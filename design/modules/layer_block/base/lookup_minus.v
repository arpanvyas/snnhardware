==> flow/design.v <==
`timescale 1ns/1ps
module lookup_minus(
	input		clk,
	input		rst,
	input		[7:0]lut_in,
	output	[24-1:0]lut_out
    );
wire		clk,rst;
wire		[7:0]lut_in;
reg		[24-1:0]lut_out;
always @(posedge clk)
begin
	if (rst) begin
	lut_out =0;
	end else begin
	case (lut_in)
		8'b00010100: lut_out = 24'b000000000000000000001001;  
		8'b00010011: lut_out = 24'b000000000000000000001010;  
		8'b00010010: lut_out = 24'b000000000000000000001101;  
		8'b00010001: lut_out = 24'b000000000000000000010000;  
		8'b00010000: lut_out = 24'b000000000000000000010100;  
		8'b00001111: lut_out = 24'b000000000000000000011000;  
		8'b00001110: lut_out = 24'b000000000000000000011101;  
		8'b00001101: lut_out = 24'b000000000000000000100100;  
		8'b00001100: lut_out = 24'b000000000000000000101100;  
		8'b00001011: lut_out = 24'b000000000000000000110110;  
		8'b00001010: lut_out = 24'b000000000000000001000010;  
		8'b00001001: lut_out = 24'b000000000000000001010001;  
		8'b00001000: lut_out = 24'b000000000000000001100011;  
		8'b00000111: lut_out = 24'b000000000000000001111001;  
		8'b00000110: lut_out = 24'b000000000000000010010100;  
		8'b00000101: lut_out = 24'b000000000000000010110100;  
		8'b00000100: lut_out = 24'b000000000000000011011100;  
		8'b00000011: lut_out = 24'b000000000000000100001101;  
		8'b00000010: lut_out = 24'b000000000000000101001001;  
		default	  : lut_out = 32'b000000000000000000000000;	
	endcase
	end
end 
endmodule
# Step by step through the tools: lookup_minus
# The steps from the RTL of lookup_minus to its reports follow in flow order.
# Lines are those of the file above, counted from 1.
# Library cell names are shortened.
setup:
  design: "lookup_minus"
  clock: "clk"
  lib: "sky130hd"
  corner: "tt_025C_1v80"

# Word level
# Source: Yosys, flattened and elaborated, memories not mapped. Widths are those after wreduce. Registers that Yosys merges into a memory's read port (data or address) are not register bits. Print and check cells do not count. Equal cells are merged and count once.
# Yosys's memory passes give these memory sizes; they may raise the number of words (mostly to a power of two), join words into wider ones and drop unused or constant bits.
bits:
  out_inout_bits: 24
  input_bits: 10
  rom_bits: 288
  clocked_rd_ports_x_width: 9
  regBits: 24
  n_memories: 1
  word_cells: 5
memory_table:
  columns: ["memory", "words", "width", "rd", "write_ports", "line", "rtl"]
  rows:
  - ["(no name shown)", 32, 9, 1, 0, 16, "case (lut_in)"]
classes:
  n_reduce_logical: 2
  logic: 1
ops:
  columns: ["op", "n"]
  rows:
  - ["zero test 3 bit", 1]
  - ["OR reduction 2 bit", 1]
  - ["inverter 1 bit", 1]

# Longest topological paths
# Longest topological path by Yosys (ltp), each cell counted once; first at word level (registers and memories cut), then after technology mapping (sequential cells cut; the memories' decode and read muxes count).
logic_depth:
  ltp_word: 3
  ABC_AREA: 0
  depth_mapped: 6

# Synthesis result
# The flow's flattened synthesis, as Yosys stat reports it; memories are mapped. The netlist is that of the ABC_AREA named above (0 if unset); the other value can give another one.
# The area totals of this step are shown rounded.
by_type:
  columns: ["type", "n"]
  rows:
  - ["dfxtp_1", 9]
  - ["buf_4", 16]
  - ["ha_1", 6]
  - ["mux2i_1", 3]
  - ["nor2_1", 8]
  - ["a21oi_1", 5]
  - ["nand2b_1", 4]
  - ["nor4_4", 1]
  - ["nor3_2", 2]
  - ["o21ai_0", 3]
  - ["nand2b_4", 1]
  - ["and2_1", 2]
  - ["nor3b_2", 1]
  - ["o22ai_1", 2]
  - ["inv_1", 3]
  - ["nand2_1", 3]
  - ["o22a_1", 1]
  - ["a22oi_1", 1]
# Not listed: further types 7, cells in them 7.
synth_totals:
  flip_flops: 9
  mapped_area_um2: 674
  n_buf: 17
  cells: 78

# Path before layout
# Source: OpenSTA report_checks on the synthesized netlist (no wires, ideal clock, input and output delay 20% of the period each), path of least setup slack; recovery checks are left aside. Register names are those of the netlist, which keeps one name where synthesis merged equal registers.
synth_timing:
  kind: "input to register"
  from: "in lut_in[0]"
  to: "reg lut_out[3]"
  path_buffers: 0
  path_delay_ps: 753
  in_delay_ps: 316
  path_slack_ps: 511
  period_ps: 1580
  required_time_ps: 1505
  setup_time_ps: 75
  arrival_time_ps: 994
  stages: 5
  synth_period_reached_ps: 1069
# "path_delay_ps" = arrival - input delay + setup time.
# "stages" counts driving pins, that of a launching flip-flop among them; a cell with two outputs on the path counts twice.
# "synth_period_reached_ps" = period - worst setup slack (recovery checks aside). The figure is calculated, with input and output delays left at 20% of the set period.
# A register here has more assigning lines than the two given.
synth_via:
  path_cell_list: "inv_1 ha_1 mux2i_1 a21oi_1 o22ai_1"
synth_lines:
  columns: ["element", "line", "rtl"]
  rows:
  - ["start: declaration", 5, "input [7:0]lut_in,"]
  - ["end: assignment", 17, "8'b00010100: lut_out = 24'b000000000000000000001001;"]
  - ["end: assignment", 18, "8'b00010011: lut_out = 24'b000000000000000000001010;"]
  - ["end: declaration", 6, "output [24-1:0]lut_out"]
# No chain of elaborated cells between the ends is given.

# Worst path after layout
# From the final timing report of flow run 1: the path of least setup slack in the routed layout; clock arrival at registers is part of the times.
# The report prints the path's times to 10 ps; the period is as set.
layout_timing:
  kind: "register to output"
  from: "reg lut_out[4]"
  to: "out lut_out[4]"
  period_ps: 774
  arrival_time_ps: 710
  path_slack_ps: -90
  required_time_ps: 620
  stages: 2
  out_delay_ps: 150
  path_buffers: 1
# A register here has more assigning lines than the two given.
layout_via:
  path_cell_list: "dfxtp_2 buf_6"
  elab_chain_len: 0
layout_lines:
  columns: ["element", "line", "rtl"]
  rows:
  - ["start: declaration", 6, "output [24-1:0]lut_out"]
  - ["start: assignment", 17, "8'b00010100: lut_out = 24'b000000000000000000001001;"]
  - ["start: assignment", 18, "8'b00010011: lut_out = 24'b000000000000000000001010;"]
  - ["end: declaration", 6, null]

==> results <==
Settings and measured results of 2 stored flow runs for module lookup_minus (sky130hd), not sorted in any way. The constraints put input and output delay at 20% of the set period each and load the outputs with 0.01 pF.
"timing.achieved_period_ps": clock period set for the run, less the worst setup slack. It is reckoned from that one timing run; input and output delays stay at 20% of the period that was set.
"timing.worst_path_ps" = time allowed to the worst setup path (clock period - input delay - output delay, where it has them) - its slack; a late launch clock adds to it, a late capture clock takes from it.
"design_power_uw": no workload was simulated; the value follows from the tool's default switching activity.
"timing.worst_path_ps" is given in steps of 10 ps.
The measured numbers are rounded.

--- flow run 1 ---
==> flow/run.sh <==
#!/bin/bash
# the make line also repeats the synthesis and layout settings of config.mk as NAME=value (left out here)
make -C /OpenROAD-flow-scripts/flow DESIGN_CONFIG=/design/flow/config.mk WORK_HOME=/design/flow/orfs CLKGATE_MAP_FILE= finish
==> flow/config.mk <==
export PLATFORM = sky130hd
export DESIGN_NAME = lookup_minus
export DESIGN_NICKNAME = lookup_minus
export VERILOG_FILES = /design/flow/design.v
export SDC_FILE = /design/flow/constraint.sdc
export NUM_CORES = 4
export LEC_CHECK = 0
export CAP_MARGIN = 20
export CELL_PAD_IN_SITES_DETAIL_PLACEMENT = 1
export CELL_PAD_IN_SITES_GLOBAL_PLACEMENT = 2
export CORE_MARGIN = 2
export CORE_UTILIZATION = 22
export CTS_CLUSTER_DIAMETER = 101
export GPL_ROUTABILITY_DRIVEN = 1
export PLACE_DENSITY_LB_ADDON = 0.09
export SLEW_MARGIN = 20
==> flow/constraint.sdc <==
create_clock -name core_clock -period 0.774 [get_ports {clk}]
set_input_delay 0.1548 -clock core_clock [delete_from_list [all_inputs] [get_ports {clk}]]
set_output_delay 0.1548 -clock core_clock [all_outputs]
set_load 0.01 [all_outputs]

==> results, as YAML <==
results:
  layout_utilization_frac: 0.374
  fin_ws_ps: -86
  final_setup_tns_ps: -665
  timing.worst_path_ps: 710
  worst_path_kind: "register to output"
  design_power_uw: 1270
  timing.achieved_period_ps: 860
  die_footprint_um2: 3520
  synthArea_um2: 674

--- flow run 2 ---
==> flow/run.sh <==
#!/bin/bash
# the make line also repeats the synthesis and layout settings of config.mk as NAME=value (left out here)
make -C /OpenROAD-flow-scripts/flow DESIGN_CONFIG=/design/flow/config.mk WORK_HOME=/design/flow/orfs CLKGATE_MAP_FILE= finish
==> flow/config.mk <==
export PLATFORM = sky130hd
export DESIGN_NAME = lookup_minus
export DESIGN_NICKNAME = lookup_minus
export VERILOG_FILES = /design/flow/design.v
export SDC_FILE = /design/flow/constraint.sdc
export NUM_CORES = 4
export LEC_CHECK = 0
export CAP_MARGIN = 20
export CORE_MARGIN = 2
export CORE_UTILIZATION = 21
export GPL_TIMING_DRIVEN = 0
export MAX_ROUTING_LAYER = met4
export MIN_ROUTING_LAYER = met2
export PLACE_DENSITY_LB_ADDON = 0.16
export SETUP_SLACK_MARGIN = 0.21
export SLEW_MARGIN = 20
==> flow/constraint.sdc <==
create_clock -name core_clock -period 0.765 [get_ports {clk}]
set_input_delay 0.1530 -clock core_clock [delete_from_list [all_inputs] [get_ports {clk}]]
set_output_delay 0.1530 -clock core_clock [all_outputs]
set_load 0.01 [all_outputs]

==> results, as YAML <==
results:
  layout_utilization_frac: 0.394
  fin_ws_ps: -51
  final_setup_tns_ps: -481
  timing.worst_path_ps: 660
  worst_path_kind: "register to output"
  design_power_uw: 1270
  timing.achieved_period_ps: 816
  die_footprint_um2: 3680
  synthArea_um2: 674
