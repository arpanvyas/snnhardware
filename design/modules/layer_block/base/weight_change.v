==> flow/design.v <==
`timescale 1ns/1ps
module weight_change(
	input				clk,
	input				rst,
	input				start_wch,
	input				spike_hold, 
	input[9:0]		ip_select,
	input[24-1:0]		del_w_plus,
	input[24-1:0]		del_w_minus,
	input[24-1:0]	data_r,
	output[24-1:0]	data_w,
	output[9:0]		addr_r,
	output[9:0]		addr_w,
	output			we,
	output			valid_wch
    );
reg	valid_wch;	 
parameter M = 784, N = 8, W=24,
			 IM_WID = 28, IM_HEI = 28,
			 D = (0.15)*4096, TH = (3.666666666)*4096, REF = 30,
			 PRES = 0, PMIN = -500*4096, WMAX = 1.5*4096,
			 WMIN = -1.2*4096;		
wire signed [24-1:0] data_r;
reg signed[24-1:0]	wold[2:0];
reg[24-1:0] ip_select_h[4:0];
reg		start_wch_h[4:0];
wire signed[24-1:0] wmax;
wire signed[24-1:0] wmin;
reg signed[24-1:0] wdiff_plus;
reg signed[24-1:0] wdiff_minus;
reg signed[24-1:0] multi_plus;
reg signed[24-1:0] multi_minus;
reg signed[24-1:0] multi_plus_shifted;
reg signed[24-1:0] multi_minus_shifted;
reg[24-1:0] add;
assign wmax = WMAX;
assign wmin = WMIN;
assign addr_w = ip_select_h[0];
assign addr_r = ip_select;
reg signed[24-1:0]	data_w;
reg	we;
localparam			idle   				 	 = 1'b0,  
						working				 	 = 1'b1;  
reg			state_reg;
reg	spike_hold_h;
always@(posedge clk, posedge rst)
begin
	if(rst) begin
	state_reg		<= idle;
	valid_wch		<= 0;
	we					<= 0;
	data_w			<= 0;
	end else begin 
		valid_wch	<= 0;
		case(state_reg)
		idle: begin
					if(start_wch) begin
					state_reg	<= working;
					end else begin
					state_reg	<= idle;
					end
					we		<= 0;
				end
		working: begin 
					if(start_wch_h[0]==1 || ip_select_h[0]>0) begin
						we	<= 1;
						case(spike_hold_h)  
							1'b1:data_w <= multi_minus_shifted + wold[0];  
							1'b0:data_w	<= multi_plus_shifted + wold[0];  
						endcase
					end
					if(ip_select_h[0]==784-1) begin
					we	<= 0;
					valid_wch	<= 1;
					state_reg	<= idle;
					end
				end
		default: 
				state_reg <= idle;
		endcase
	end
end
always@(posedge clk,posedge rst)
begin
	if(rst) begin
	spike_hold_h	<= 0;
	end else begin
		if(start_wch) begin
		spike_hold_h	<= spike_hold;
		end
	end
end
always@(posedge clk,posedge rst)
begin
	if(rst) begin
	wold[0]		  <= 0;
	wold[1]		  <= 0;
	ip_select_h[0] <= 0;
	ip_select_h[1] <= 0;
	ip_select_h[2] <= 0;
	ip_select_h[3] <= 0;
	wdiff_plus		<= 0;
	wdiff_minus		<= 0;
	multi_plus		<= 0;
	multi_minus		<= 0;
	multi_plus_shifted	<= 0;
	multi_minus_shifted	<= 0;
	end else begin
	start_wch_h[4] <= start_wch;
	start_wch_h[3]	<= start_wch_h[4];
	start_wch_h[2] <= start_wch_h[3];
	start_wch_h[1] <= start_wch_h[2];
	start_wch_h[0] <= start_wch_h[1];
	ip_select_h[4] <= ip_select;
	ip_select_h[3] <= ip_select_h[4];
	ip_select_h[2] <= ip_select_h[3];
	ip_select_h[1] <= ip_select_h[2];
	ip_select_h[0] <= ip_select_h[1];
	wold[2]	<= data_r;
	wold[1]	<= wold[2];
	wold[0]	<= wold[1];
	wdiff_minus		<= wmax - data_r;	 
	wdiff_plus		<= data_r - wmin;  
	multi_minus		<= (wdiff_minus*del_w_minus); 
	multi_plus		<= (wdiff_plus*del_w_plus); 
	multi_plus_shifted <= multi_plus>>>8;
	multi_minus_shifted <= multi_minus>>>8;
	end
end
endmodule
# Step by step through the tools: weight_change

Tool output for the design above, in the order of the flow.
Lines are those of the file above, counted from 1.
Library cell names are shortened.
Not given: -

Top module: weight_change
Clock port: clk
Cell library: sky130hd
Library corner: tt_025C_1v80

# Elaborated design

Source: Yosys, flattened and elaborated. Widths are those after wreduce. Registers that Yosys merges into a memory's read port (data or address) are not register bits. Print and check cells do not count. Equal cells are merged and count once.

Flip-flop bits (word level): 283
Input bits: 86

Add/subtract/negate cells: 4
Multiply operators: 2
$lt $le $gt $ge: 1
Equality and inequality tests: 2
Multiplexer cells: 9
Bitwise gates (word level): 2
Reduce/logical cells: 2

Operator list:

| kind                                                             | number |
| 24-bit by 24-bit multiplier with 24-bit output                   | 2 |
| 16-bit by 24-bit adder with 24-bit output                        | 2 |
| 24-bit case mux with 2-bit select                                | 1 |
| 14-bit by 24-bit subtractor with 24-bit output with constant A   | 1 |
| 24-bit by 14-bit subtractor with 24-bit output with constant B   | 1 |
| 10-bit by 1-bit > comparator with 1-bit output with constant B   | 1 |
| 10-bit equality test with constant B                             | 1 |
| 1-bit 2-to-1 mux                                                 | 6 |
| 1-bit case mux with 2-bit select                                 | 2 |
| 3-bit by 1-bit inequality test with 1-bit output with constant B | 1 |
| 1-bit NOT                                                        | 2 |
| 2-bit AND reduction                                              | 1 |
| 1-bit logical OR                                                 | 1 |

# Depth

Longest topological path by Yosys (ltp), each cell counted once; first at word level (registers and memories cut), then after technology mapping (sequential cells cut; the memories' decode and read muxes count).

Word-level depth: 5
ABC_AREA: 0
Gate-level depth with buffers: 24

# Synthesis result

Source: synth_stat.txt of the flow (Yosys; design flattened, memories mapped). It holds for the ABC_AREA given above (unset counts as 0); a run with the other value may have another netlist.
The area totals of this step are shown rounded.

Cell types:

| cell type | number |
| fa_1      | 425 |
| dfrtp_1   | 227 |
| ha_1      | 182 |
| inv_1     | 556 |
| and2_1    | 329 |
| nand2_1   | 327 |
| edfxtp_1  | 39 |
| xnor2_1   | 129 |
| clkbuf_1  | 97 |
| xor2_1    | 40 |
| mux2_2    | 17 |
| nor2_1    | 51 |
| a21oi_1   | 30 |
| o21ai_0   | 29 |
| o21a_1    | 13 |
| nor3_1    | 19 |
| a21o_1    | 12 |
| buf_4     | 11 |

Not listed: further types 50, cells in them 132.

Standard cells after synthesis: 2665
Cell area after synthesis: 26900 µm²
Area of sequential cells: 6852 µm²
Flip-flop cells: 266
Buffers: 114

# Path before layout

Source: OpenSTA report_checks on the synthesized netlist (no wires, ideal clock, input and output delay 20% of the period each), path of least setup slack; recovery checks are left aside. Register names are those of the netlist, which keeps one name where synthesis merged equal registers.

Path kind: in2reg
From: input rst
To: register ip_select_h[4][0]
Clock period: 12.4 ns
Input delay: 2.480 ns
Library setup time: 0.630 ns
Arrival: 7.889 ns
Data required time: 11.770 ns
Slack: 3.881 ns
Path delay: 6.039 ns
Stages: 1
Path buffers: 0
Period reached after synthesis: 8.519 ns

"path delay" is the arrival time less input delay plus setup time.
"stages": output pins that drive a net of the path, with the launching flip-flop's if there is one; two outputs of one cell count as two.
"period reached after synthesis" = period - worst setup slack (recovery checks aside). The figure is calculated, with input and output delays left at 20% of the set period.

Path through: inv_1
Cells in the longest elaborated chain: 0

Ends and longest elaborated chain, after synthesis:

| item        | RTL line | source |
| from (decl) | 4        | `input rst,` |
| to (assign) | 114      | `ip_select_h[4] <= ip_select;` |

# Path in the finished layout

From the final timing report of job 1: the path of least setup slack in the routed layout; clock arrival at registers is part of the times.

Path kind: in2reg
From: input del_w_plus[4]
To: register multi_plus[23]
Clock period: 6.07 ns
Input delay: 1.21 ns
Library setup time: 0.07 ns
Arrival: 6.95 ns
Data required time: 6.54 ns
Slack: -0.40 ns
Stages: 20
Path buffers: 2

The rows between start and end are the longest chain of elaborated cells between them; the timing report does not say that the signal goes this way. Where chains are equally long, one stands for them.
Each line given opens the expression or statement behind the cell; cells for indexed reads and writes are added by Yosys, which also makes memories of some case tables.

Path through: buf_12 > bufbuf_16 > and2_1 > fa_1 > inv_1 > fa_1 > fa_1 > fa_1 > inv_1 > ha_4 > fa_1 > fa_1 > ha_4 > a21o_1 > o21ai_2 > o31ai_4 > or4_4 > a31oi_4 > a211o_1 > xnor2_2
Cells in the longest elaborated chain: 1

Ends and longest elaborated chain, post-layout:

| item                                           | RTL line | source |
| from (decl)                                    | 8        | `input[24-1:0] del_w_plus,` |
| 24-bit by 24-bit multiplier with 24-bit output | 125      | `multi_plus <= (wdiff_plus*del_w_plus);` |
| to (assign)                                    | 104      | `multi_plus <= 0;` |
| to (assign)                                    | 125      |  |
| to (decl)                                      | 31       | `reg signed[24-1:0] multi_plus;` |

Add stored flow runs of weight_change

Below are 2 stored runs of the flow (Yosys, OpenROAD; platform sky130hd) on weight_change, each with its settings and what was measured, unordered. Constraints: input delay and output delay 20% of the set period each, output load 0.01 pF.
"clock period reached" means the clock period less the worst setup slack. The figure is calculated, with input and output delays left at 20% of the set period.
"worst path time" = time allowed to the worst setup path (clock period - input delay - output delay, where it has them) - its slack; a late launch clock adds to it, a late capture clock takes from it.
The measured numbers are rounded.

## Job 1

==> flow/run.sh <==
#!/bin/bash
# the make line also repeats the synthesis and layout settings of config.mk as NAME=value (left out here)
make -C /OpenROAD-flow-scripts/flow DESIGN_CONFIG=/design/flow/config.mk WORK_HOME=/design/flow/orfs CLKGATE_MAP_FILE= finish
==> flow/config.mk <==
export PLATFORM = sky130hd
export DESIGN_NAME = weight_change
export DESIGN_NICKNAME = weight_change
export VERILOG_FILES = /design/flow/design.v
export SDC_FILE = /design/flow/constraint.sdc
export NUM_CORES = 4
export LEC_CHECK = 0
export CAP_MARGIN = 20
export CORE_MARGIN = 2
export CORE_UTILIZATION = 39
export MIN_ROUTING_LAYER = met2
export PLACE_DENSITY_LB_ADDON = 0.23
export SETUP_SLACK_MARGIN = 1.52
export SLEW_MARGIN = 20
export TNS_END_PERCENT = 45
==> flow/constraint.sdc <==
create_clock -name core_clock -period 6.07 [get_ports {clk}]
set_input_delay 1.2140 -clock core_clock [delete_from_list [all_inputs] [get_ports {clk}]]
set_output_delay 1.2140 -clock core_clock [all_outputs]
set_load 0.01 [all_outputs]

| result of job 1 | value |
|---|---|
| chip area after synthesis (Yosys) | 26900 µm² |
| total die area | 71100 µm² |
| standard-cell area after layout | 33580 µm² |
| final utilization | 0.49 |
| worst setup slack after layout | -0.401 ns |
| setup TNS | -3.267 ns |
| worst-case hold slack | 0.345 ns |
| clock period reached | 6.471 ns |
| worst path time | 5.26 ns |
| worst setup path kind | in2reg |

## Job 2

==> flow/run.sh <==
#!/bin/bash
# the make line also repeats the synthesis and layout settings of config.mk as NAME=value (left out here)
make -C /OpenROAD-flow-scripts/flow DESIGN_CONFIG=/design/flow/config.mk WORK_HOME=/design/flow/orfs CLKGATE_MAP_FILE= finish
==> flow/config.mk <==
export PLATFORM = sky130hd
export DESIGN_NAME = weight_change
export DESIGN_NICKNAME = weight_change
export VERILOG_FILES = /design/flow/design.v
export SDC_FILE = /design/flow/constraint.sdc
export NUM_CORES = 4
export LEC_CHECK = 0
export CAP_MARGIN = 20
export CORE_MARGIN = 2
export CORE_UTILIZATION = 64
export CTS_CLUSTER_DIAMETER = 248
export PLACE_DENSITY = 0.87
export SETUP_SLACK_MARGIN = -0.4
export SLEW_MARGIN = 10
==> flow/constraint.sdc <==
create_clock -name core_clock -period 13.4 [get_ports {clk}]
set_input_delay 2.6800 -clock core_clock [delete_from_list [all_inputs] [get_ports {clk}]]
set_output_delay 2.6800 -clock core_clock [all_outputs]
set_load 0.01 [all_outputs]

| result of job 2 | value |
|---|---|
| chip area after synthesis (Yosys) | 26900 µm² |
| total die area | 43690 µm² |
| standard-cell area after layout | 29470 µm² |
| final utilization | 0.706 |
| worst setup slack after layout | 4.346 ns |
| setup TNS | 0.000 ns |
| worst-case hold slack | 0.340 ns |
| clock period reached | 9.054 ns |
| worst path time | 6.37 ns |
| worst setup path kind | in2reg |
